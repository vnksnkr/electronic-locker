==> flow/design.v <==
module dlock(I1,I2,I3,I4,I5,I6,I7,I8,I9,I0,OPEN,CLOSE,SET,LOCK,RESET,CLK,d1_seg,d2_seg,d3_seg);
  input I1,I2,I3,I4,I5,I6,I7,I8,I9,I0,OPEN,CLOSE,SET,RESET,CLK;
  output reg LOCK;
  output [6:0]d1_seg;
  output [6:0]d2_seg;
  output [6:0]d3_seg;
  wire[3:0] BCD;     
  wire setpassword;  
  wire p;            
  reg [3:0] digit1;  
  reg [3:0] digit2;  
  reg [3:0] digit3;  
  reg [3:0] pwd1;    
  reg [3:0] pwd2;    
  reg [3:0] pwd3;    
  reg p_old;
  wire EQ;           
  reg change;        
  parameter DIGIT_1 = 2'b00,DIGIT_2 = 2'b01,DIGIT_3=2'b10;
  reg [1:0]current_state;
  assign BCD[3] = I8 || I9;
  assign BCD[2] = I4 || I5 || I6 || I7;
  assign BCD[1] = I2 || I3 || I6 || I7;
  assign BCD[0] = I1 || I3 || I5 || I7 || I9;
  assign p = I1||I2||I3||I4||I5||I6||I0||I9||I8||I7;
  seven_seg_decoder d1(CLK,digit1,d1_seg);
  seven_seg_decoder d2(CLK,digit2,d2_seg);
  seven_seg_decoder d3(CLK,digit3,d3_seg);
  always @(posedge CLK) 
    begin
      p_old <= p;  
      if(RESET)    
        begin
          current_state <= DIGIT_1;
          pwd1 <= 0;
          pwd2 <= 0;
          pwd3 <= 0;
          digit1 <= 0;
          digit2 <= 0;
          digit3 <= 0;
        end
      else if(p_old != p && p)
        begin
          case(current_state)
            DIGIT_1:begin
              digit1 <= BCD;
              current_state = DIGIT_2;
            end
            DIGIT_2:begin
              digit2 <= BCD;
              current_state = DIGIT_3;
            end
            DIGIT_3:begin
              digit3 <= BCD;
              current_state = DIGIT_1;
            end
          endcase
        end
      else if(setpassword)  
      begin
        pwd1 <= digit1;
        pwd2 <= digit2;
        pwd3 <= digit3;
      end
      else if(CLOSE)
        begin
          LOCK   <= 0;
          digit1 <= 0;
          digit2 <= 0;
          digit3 <= 0;
          current_state = DIGIT_1;
        end
      else if(OPEN)
        LOCK <= EQ;
      end
  assign EQ = ({digit1,digit2,digit3}=={pwd1,pwd2,pwd3}); 
  assign setpassword = LOCK & SET; 
endmodule  
module seven_seg_decoder(clk,bcd,seven_seg);
input [3:0] bcd;
input clk;
output reg [6:0] seven_seg;
always @(posedge clk)
 begin
  case (bcd)
   4'b0000 : begin seven_seg = 7'b1111110; end
   4'b0001 : begin seven_seg = 7'b0110000; end
   4'b0010 : begin seven_seg = 7'b1101101; end
   4'b0011 : begin seven_seg = 7'b1111001; end
   4'b0100 : begin seven_seg = 7'b0110011; end
   4'b0101 : begin seven_seg = 7'b1011011; end
   4'b0110 : begin seven_seg = 7'b1011111; end
   4'b0111 : begin seven_seg = 7'b1110000; end
   4'b1000 : begin seven_seg = 7'b1111111; end
   4'b1001 : begin seven_seg = 7'b1110011; end
   default : begin seven_seg = 7'b0000000; end
   endcase
 end
endmodule
# --- Reports on dlock ---
# What the tools print for dlock, step after step.
# Lines are those of the file above, counted from 1.
# Library cell names are shortened.
setup:
  top: "dlock"
  clock: "CLK"
  library: "sky130hd"
  corner: "tt_025C_1v80"

# --- Word-level counts ---
# Counts by Yosys on the flattened word-level netlist (proc, flatten, opt, wreduce; memories kept). Print and check cells are left out.
# Yosys's memory passes give these memory sizes; they may raise the number of words (mostly to a power of two), join words into wider ones and drop unused or constant bits.
word_totals:
  regBits: 28
  romBits: 336
  clocked_rd_ports_x_width: 21
  mem_count: 3
  input_bits: 15
  output_inout_bits: 22
  elab_cells: 69
mem_list:
  columns: ["memory", "words", "width", "rd", "write_ports", "line", "rtl"]
  rows:
  - ["(no name shown)", 16, 7, 1, 0, 85, "case (bcd)"]
  - ["(no name shown)", 16, 7, 1, 0, 85, null]
  - ["(no name shown)", 16, 7, 1, 0, 85, null]
classes:
  eq_ne: 10
  mux: 13
  bitwise: 4
  n_reduce_logical: 30
op_table:
  columns: ["operator", "count"]
  rows:
  - ["two-way mux 4 bit", 8]
  - ["logical OR 1 bit", 20]
  - ["== test 12 bit", 1]
  - ["AND reduction 3 bit", 4]
  - ["inequality test 2 x 1 -> 1 bit (second input constant)", 4]
  - ["case mux 2 bit (select 3 bit)", 1]
  - ["two-way mux 2 bit", 3]
  - ["nonzero test 2 bit", 2]
  - ["inequality test 4 x 1 -> 1 bit (second input constant)", 1]
  - ["AND reduction 4 bit", 1]
  - ["inverter 1 bit", 3]
  - ["== test 2 x 1 -> 1 bit (second input constant)", 1]
  - ["== test 2 bit (second input constant)", 1]
  - ["inequality test 2 bit (second input constant)", 1]
  - ["logical NOT 2 bit", 1]
  - ["AND reduction 2 bit", 1]
  - ["inequality test 1 bit", 1]
  - ["AND 1 bit", 1]
  - ["logical AND 1 bit", 1]
  - ["two-way mux 1 bit", 1]

# --- Depth ---
# Longest topological path by Yosys (ltp), each cell counted once; first at word level (registers and memories cut), then after technology mapping (sequential cells cut; the memories' decode and read muxes count).
depth:
  depth_word: 13
  abc_area: 1
  ltp_mapped: 9
  mapped_depth_nobuf: 9

# --- Synthesis result ---
# The flow's flattened synthesis, as Yosys stat reports it; memories are mapped. The netlist is that of the ABC_AREA named above (0 if unset); the other value can give another one.
mapped:
  mapped_cells: 313
  area_um2: 2367.3
  flip_flops: 50
  n_buf: 5
by_type:
  columns: ["cell", "count", "area_total_um2"]
  rows:
  - ["dfxtp_1", 49, 980.941]
  - ["nand2_1", 69, 258.998]
  - ["ha_1", 18, 225.216]
  - ["nor2_1", 58, 217.709]
  - ["inv_1", 27, 101.347]
  - ["nand3_1", 15, 75.072]
  - ["o21ai_0", 15, 75.072]
  - ["nand3_2", 5, 50.048]
  - ["o21ai_1", 10, 50.048]
  - ["a21oi_1", 9, 45.043]
  - ["edfxtp_1", 1, 30.029]
  - ["xnor2_1", 3, 26.275]
  - ["xor2_1", 3, 26.275]
  - ["nand2_2", 4, 25.024]
  - ["buf_6", 2, 22.522]
  - ["nor3_1", 4, 20.019]
  - ["nor2_2", 3, 18.768]
  - ["o21bai_4", 1, 18.768]
# Not listed: further types 10, cells in them 17.

# --- Path before layout ---
# OpenSTA on the mapped netlist: ideal clock, no wires. The path of least setup slack (recovery checks aside). Input and output delay are each 20% of the period. Register names are those of the netlist, which keeps one name where synthesis merged equal registers.
synth_timing:
  path_kind: "input -> register"
  from: "input port I6"
  to: "register pwd1[2]"
  period_ns: 2.02
  input_delay_ns: 0.404
  setup_ns: 0.113
  t_first_pin_ns: 0.404
  t_arrival_ns: 1.231
  setup_slack_ns: 0.676
  delay_ns: 0.940
  driving_pins: 7
  path_buffers: 1
  period_less_setup_slack_ns: 1.344
# "delay_ns" = arrival - input delay + setup time.
# "driving_pins": output pins that drive a net of the path, with the launching flip-flop's if there is one; two outputs of one cell count as two.
# "period_less_setup_slack_ns" = period - worst setup slack (recovery checks aside). The figure is calculated, with input and output delays left at 20% of the set period.
# Between the ends stands the longest chain of elaborated cells between them, by number of cells; it is not shown to be the way that was timed. Of several equally long chains one is given.
# A line is the first line of the expression or statement that the cell stems from. Yosys adds cells for indexed reads and writes and turns some case tables into memories.
synth_via:
  path_cell_list: "nor2_2 > nand2_2 > o21bai_4 > nand3_2 > buf_2 > o21ai_1 > nor2_1"
  elab_chain_len: 9
synth_lines:
  columns: ["item", "line", "rtl"]
  rows:
  - ["start: declaration", 2, "input I1,I2,I3,I4,I5,I6,I7,I8,I9,I0,OPEN,CLOSE,SET,RESET,CLK;"]
  - ["logical OR 1 bit (5 in a row)", 25, "assign p = I1||I2||I3||I4||I5||I6||I0||I9||I8||I7;"]
  - ["inequality test 1 bit", 42, "else if(p_old != p && p)"]
  - ["logical AND 1 bit", 42, null]
  - ["inverter 1 bit", null, null]
  - ["AND reduction 2 bit", null, null]
  - ["end: assignment", 35, "pwd1 <= 0;"]
  - ["end: assignment", 61, "pwd1 <= digit1;"]
  - ["end: declaration", 13, "reg [3:0] pwd1;"]

# --- Path in the finished layout ---
# From the final timing report of flow run A: the path of least setup slack in the routed layout; clock arrival at registers is part of the times.
layout_timing:
  path_kind: "register -> output"
  from: "register LOCK"
  to: "output port LOCK"
  period_ns: 1.78
  out_delay_ns: 0.36
  t_first_pin_ns: 0.30
  t_arrival_ns: 1.28
  setup_slack_ns: 0.15
  driving_pins: 2
  path_buffers: 1
layout_via:
  path_cell_list: "edfxtp_1 > clkdlybuf4s50_1"
  elab_chain_len: 0
layout_lines:
  columns: ["item", "line", "rtl"]
  rows:
  - ["start: declaration", 3, "output reg LOCK;"]
  - ["start: assignment", 67, "LOCK   <= 0;"]
  - ["start: assignment", 74, "LOCK <= EQ;"]
  - ["end: declaration", 3, null]

# Measured data: module dlock, platform sky130hd, 2 stored runs of the flow under differing settings, order arbitrary. Input and output delays are each 20% of the period that was set; the output load is 0.01 pF.
# "period_less_ws_ns": clock period set for the run, less the worst setup slack. It is reckoned from that one timing run; input and output delays stay at 20% of the period that was set.
# "timing.worst_path_ns" means the part of the period allowed to the worst setup path (the constraints hold back 20% at inputs and 20% at outputs) less its slack; where the path has registers, the arrival times of their clocks count too.
runs:
  - name: "flow run A"
    settings:
      period_ns: 1.78
      CORE_UTILIZATION: 51
      PLACE_DENSITY: 0.42
      CORE_MARGIN: 2
      ABC_AREA: 1
      CTS_CLUSTER_DIAMETER: 308
      MIN_ROUTING_LAYER: "met2"
      MAX_ROUTING_LAYER: "met5"
      CAP_MARGIN: 20
      SLEW_MARGIN: 20
    results:
      hold_ws_ns: 0.474
      post_synth_area_um2: 2367.3
      final_die_area_um2: 5202.7
      setup_worst_slack_ns: 0.149
      period_less_ws_ns: 1.631
      final_util_pct: 67.4
      timing.worst_path_ns: 1.28
      worst_setup_path_type: "register -> output"
  - name: "flow run B"
    settings:
      period_ns: 2.12
      CORE_UTILIZATION: 42
      CORE_ASPECT_RATIO: 0.88
      CELL_PAD_IN_SITES_DETAIL_PLACEMENT: 2
      TNS_END_PERCENT: 55
      GPL_TIMING_DRIVEN: 1
      GPL_ROUTABILITY_DRIVEN: 0
      CTS_CLUSTER_SIZE: 47
      CTS_CLUSTER_DIAMETER: 196
      MAX_ROUTING_LAYER: "met5"
      CAP_MARGIN: 20
      CORE_MARGIN: 2
      SLEW_MARGIN: 20
    results:
      post_synth_area_um2: 2412.3
      setup_worst_slack_ns: 0.123
      period_less_ws_ns: 1.997
      hold_ws_ns: 0.589
      final_util_pct: 54.5
      final_die_area_um2: 6367.3
      timing.worst_path_ns: 1.57
      worst_setup_path_type: "input -> register"
